==> flow/design.v <==
module servo_lr_10khz #(
    parameter integer FRAME_TICKS     = 200,
    parameter integer PULSE_TICKS_0   = 7,
    parameter integer PULSE_TICKS_90  = 15,
    parameter integer PULSE_TICKS_180 = 23
) (
    input  wire clk,      
    input  wire rst,      
    input  wire l_ctrl,   
    input  wire r_ctrl,   
    output wire servo
);
    reg [15:0] cnt;
    reg [15:0] current_pulse;
    always @(posedge clk or posedge rst) begin
        if (rst) begin
            current_pulse <= PULSE_TICKS_90;
        end else if (l_ctrl && !r_ctrl) begin
            current_pulse <= PULSE_TICKS_0;
        end else if (!l_ctrl && r_ctrl) begin
            current_pulse <= PULSE_TICKS_180;
        end else if (!l_ctrl && !r_ctrl) begin
            current_pulse <= PULSE_TICKS_90;
        end
    end
    always @(posedge clk or posedge rst) begin
        if (rst) begin
            cnt <= 16'd0;
        end else if (cnt >= FRAME_TICKS - 1) begin
            cnt <= 16'd0;
        end else begin
            cnt <= cnt + 16'd1;
        end
    end
    assign servo = (cnt < current_pulse);
endmodule
[Tool chain data of servo_lr_10khz]
What the tools print for servo_lr_10khz, step after step.
Line numbers count from 1 in the design file above.
Operators: Yosys type, input widths -> output width; for muxes data width and select width s.
Cell names lack the library's common part.
Not given: --
Design
  top module: servo_lr_10khz
  clock: clk
  standard-cell library: sky130hd
  corner: tt_025C_1v80

[Elaborated design]
Yosys after proc, flatten, opt, wreduce and memory -nomap, before mapping. Memory bits, and registers merged into a memory's read port (data or address), are not among the register bits. Print and check cells are not counted. Equal cells are merged and count once.
Word-level totals
  flip-flop bits (word level): 32
  input bits: 4
  output and inout port bits: 1
  cells after elaboration: 15
Cells by class
  add/sub/neg operators: 1
  $lt $le $gt $ge: 2
  muxes and demuxes: 4
  reduce/logical cells: 6
Operator list (count)
  $mux 16: 4
  $add 16x1->16 const B: 1
  $lt 16x16->1: 1
  $ge 16x8->1 const B: 1
  $logic_and 1x1->1: 3
  $reduce_bool 3->1: 1
  $logic_not 1->1: 2

[Logic depth]
Yosys ltp: most cells in a row. Word level: on the elaborated netlist, between registers, memories and ports. Mapped: between sequential cells and ports; inverters and the memories' decode and read muxes count.
Depth
  depth after elaboration: 5
  ABC_AREA: 0
  depth in mapped cells: 5
  mapped depth without buffers: 5

[After synthesis]
The flow's flattened synthesis, as Yosys stat reports it; memories are mapped. The netlist is that of the ABC_AREA named above (0 if unset); the other value can give another one.
Cell types
  dfrtp_1: count 17, total area 425.408 sq um
  ha_1: count 5, total area 62.56 sq um
  dfstp_2: count 1, total area 26.275 sq um
  mux2_2: count 2, total area 22.522 sq um
  a21oi_1: count 4, total area 20.019 sq um
  inv_1: count 5, total area 18.768 sq um
  nor2_1: count 5, total area 18.768 sq um
  nor4_1: count 3, total area 18.768 sq um
  or3_1: count 3, total area 18.768 sq um
  xor2_1: count 2, total area 17.517 sq um
  a2111oi_2: count 1, total area 15.014 sq um
  nand3_1: count 3, total area 15.014 sq um
  o21ai_0: count 3, total area 15.014 sq um
  o211ai_2: count 1, total area 12.512 sq um
  nand2_1: count 3, total area 11.261 sq um
  nand3_2: count 1, total area 10.01 sq um
  a31o_2: count 1, total area 8.758 sq um
  xnor2_1: count 1, total area 8.758 sq um
Not listed: further types 2, cells in them 2.
Synthesis totals
  standard cells after synthesis: 63
  synthesis area: 755.7 sq um
  area of sequential cells: 451.7 sq um
  flip-flops: 18
  buffer cells: 0

[Timing after synthesis]
Path of least setup slack by OpenSTA after synthesis, without wires, with an ideal clock, recovery checks aside; 20% of the period is set as input and as output delay. Where synthesis merged equal registers, the netlist keeps one of their names.
Path post-synthesis
  kind: register to output
  from: register current_pulse[3]
  to: output servo
  period: 1.46 ns
  external output delay: 0.292 ns
  launch time at the first pin: 0.000 ns
  arrival time: 1.252 ns
  slack: -0.084 ns
  path delay: 1.252 ns
  driving pins on the path: 5
  path buffers: 0
  synthesis period reached: 1.544 ns
"path delay" = arrival - input delay + setup time.
At an output port there is no setup time.
"driving pins on the path": output pins that drive a net of the path, with the launching flip-flop's if there is one; two outputs of one cell count as two.
"synthesis period reached" = period - worst setup slack (recovery checks aside). The figure is calculated, with input and output delays left at 20% of the set period.
The rows between start and end are the longest chain of elaborated cells between them; the timing report does not say that the signal goes this way. Where chains are equally long, one stands for them.
Each line given opens the expression or statement behind the cell; cells for indexed reads and writes are added by Yosys, which also makes memories of some case tables.
A register here has more assigning lines than the two given.
Between the ends, post-synthesis
  cells stage by stage: dfstp_2 -> inv_1 -> ha_1 -> a31o_2 -> a21oi_1
  length of the longest elaborated chain: 1
Ends and longest elaborated chain, post-synthesis
  start: declaration: line 14  | reg [15:0] current_pulse;
  start: assignment: line 17  | current_pulse <= PULSE_TICKS_90;
  start: assignment: line 19  | current_pulse <= PULSE_TICKS_0;
  $lt 16x16->1: line 35  | assign servo = (cnt < current_pulse);
  end: declaration: line 11  | output wire servo

[Worst path after layout]
From the final timing report of entry A: the path of least setup slack in the routed layout; clock arrival at registers is part of the times.
Path post-layout
  kind: register to output
  from: register current_pulse[3]
  to: output servo
  period: 1.66 ns
  external output delay: 0.33 ns
  launch time at the first pin: 0.29 ns
  arrival time: 1.54 ns
  slack: -0.21 ns
  driving pins on the path: 6
  path buffers: 1
The rows between start and end are the longest chain of elaborated cells between them; the timing report does not say that the signal goes this way. Where chains are equally long, one stands for them.
A register here has more assigning lines than the two given.
Between the ends, post-layout
  cells stage by stage: dfstp_2 -> inv_2 -> ha_4 -> a31o_2 -> a21oi_2 -> buf_2
  length of the longest elaborated chain: 1
Ends and longest elaborated chain, post-layout
  start: declaration: line 14  | reg [15:0] current_pulse;
  start: assignment: line 17  | current_pulse <= PULSE_TICKS_90;
  start: assignment: line 19  | current_pulse <= PULSE_TICKS_0;
  $lt 16x16->1: line 35  | assign servo = (cnt < current_pulse);
  end: declaration: line 11  | output wire servo

Measured data: module servo_lr_10khz, platform sky130hd, 2 stored runs of the flow under differing settings, order arbitrary. Input and output delays are each 20% of the period that was set; the output load is 0.01 pF.
"achieved clock period (ns)" = clock period - worst setup slack. The figure is calculated, with input and output delays left at 20% of the set period.
"worst setup path time (ns)" means the part of the period allowed to the worst setup path (the constraints hold back 20% at inputs and 20% at outputs) less its slack; where the path has registers, the arrival times of their clocks count too.
"finish__power__total": no workload was simulated; the value follows from the tool's default switching activity.

Flow files of entry A
==> flow/run.sh <==
#!/bin/bash
# the make line also repeats the synthesis and layout settings of config.mk as NAME=value (left out here)
make -C /OpenROAD-flow-scripts/flow DESIGN_CONFIG=/design/flow/config.mk WORK_HOME=/design/flow/orfs CLKGATE_MAP_FILE= finish
==> flow/config.mk <==
export PLATFORM = sky130hd
export DESIGN_NAME = servo_lr_10khz
export DESIGN_NICKNAME = servo_lr_10khz
export VERILOG_FILES = /design/flow/design.v
export SDC_FILE = /design/flow/constraint.sdc
export NUM_CORES = 4
export LEC_CHECK = 0
export CAP_MARGIN = 20
export CELL_PAD_IN_SITES_GLOBAL_PLACEMENT = 3
export CORE_MARGIN = 4
export CORE_UTILIZATION = 29
export CTS_CLUSTER_DIAMETER = 304
export GPL_TIMING_DRIVEN = 1
export HOLD_SLACK_MARGIN = 0.0
export SLEW_MARGIN = 5
export TNS_END_PERCENT = 35
==> flow/constraint.sdc <==
create_clock -name core_clock -period 1.66 [get_ports {clk}]
set_input_delay 0.3320 -clock core_clock [delete_from_list [all_inputs] [get_ports {clk}]]
set_output_delay 0.3320 -clock core_clock [all_outputs]
set_load 0.01 [all_outputs]

report of entry A
yosys chip area after synthesis (um^2): 755.7
finish__design__die__area: 3486.9
finish__design__instance__area__stdcell: 1026.0
finish__design__instance__utilization: 0.4141
finish__timing__setup__ws: -0.211
finish__timing__setup__tns: -0.211
finish__timing__hold__ws: 0.308
finish__power__total: 7.717e-04
achieved clock period (ns): 1.871
worst setup path time (ns): 1.54
worst setup path kind: register to output

Flow files of entry B
==> flow/run.sh <==
#!/bin/bash
# the make line also repeats the synthesis and layout settings of config.mk as NAME=value (left out here)
make -C /OpenROAD-flow-scripts/flow DESIGN_CONFIG=/design/flow/config.mk WORK_HOME=/design/flow/orfs CLKGATE_MAP_FILE= finish
==> flow/config.mk <==
export PLATFORM = sky130hd
export DESIGN_NAME = servo_lr_10khz
export DESIGN_NICKNAME = servo_lr_10khz
export VERILOG_FILES = /design/flow/design.v
export SDC_FILE = /design/flow/constraint.sdc
export NUM_CORES = 4
export LEC_CHECK = 0
export CAP_MARGIN = 20
export CORE_MARGIN = 2
export CORE_UTILIZATION = 40
export SLEW_MARGIN = 20
==> flow/constraint.sdc <==
create_clock -name core_clock -period 1.88 [get_ports {clk}]
set_input_delay 0.3760 -clock core_clock [delete_from_list [all_inputs] [get_ports {clk}]]
set_output_delay 0.3760 -clock core_clock [all_outputs]
set_load 0.01 [all_outputs]

report of entry B
yosys chip area after synthesis (um^2): 755.7
finish__design__die__area: 2252.9
finish__design__instance__area__stdcell: 1017.2
finish__design__instance__utilization: 0.5828
finish__timing__setup__ws: -0.067
finish__timing__setup__tns: -0.067
finish__timing__hold__ws: 0.372
finish__power__total: 6.842e-04
achieved clock period (ns): 1.947
worst setup path time (ns): 1.57
worst setup path kind: register to output
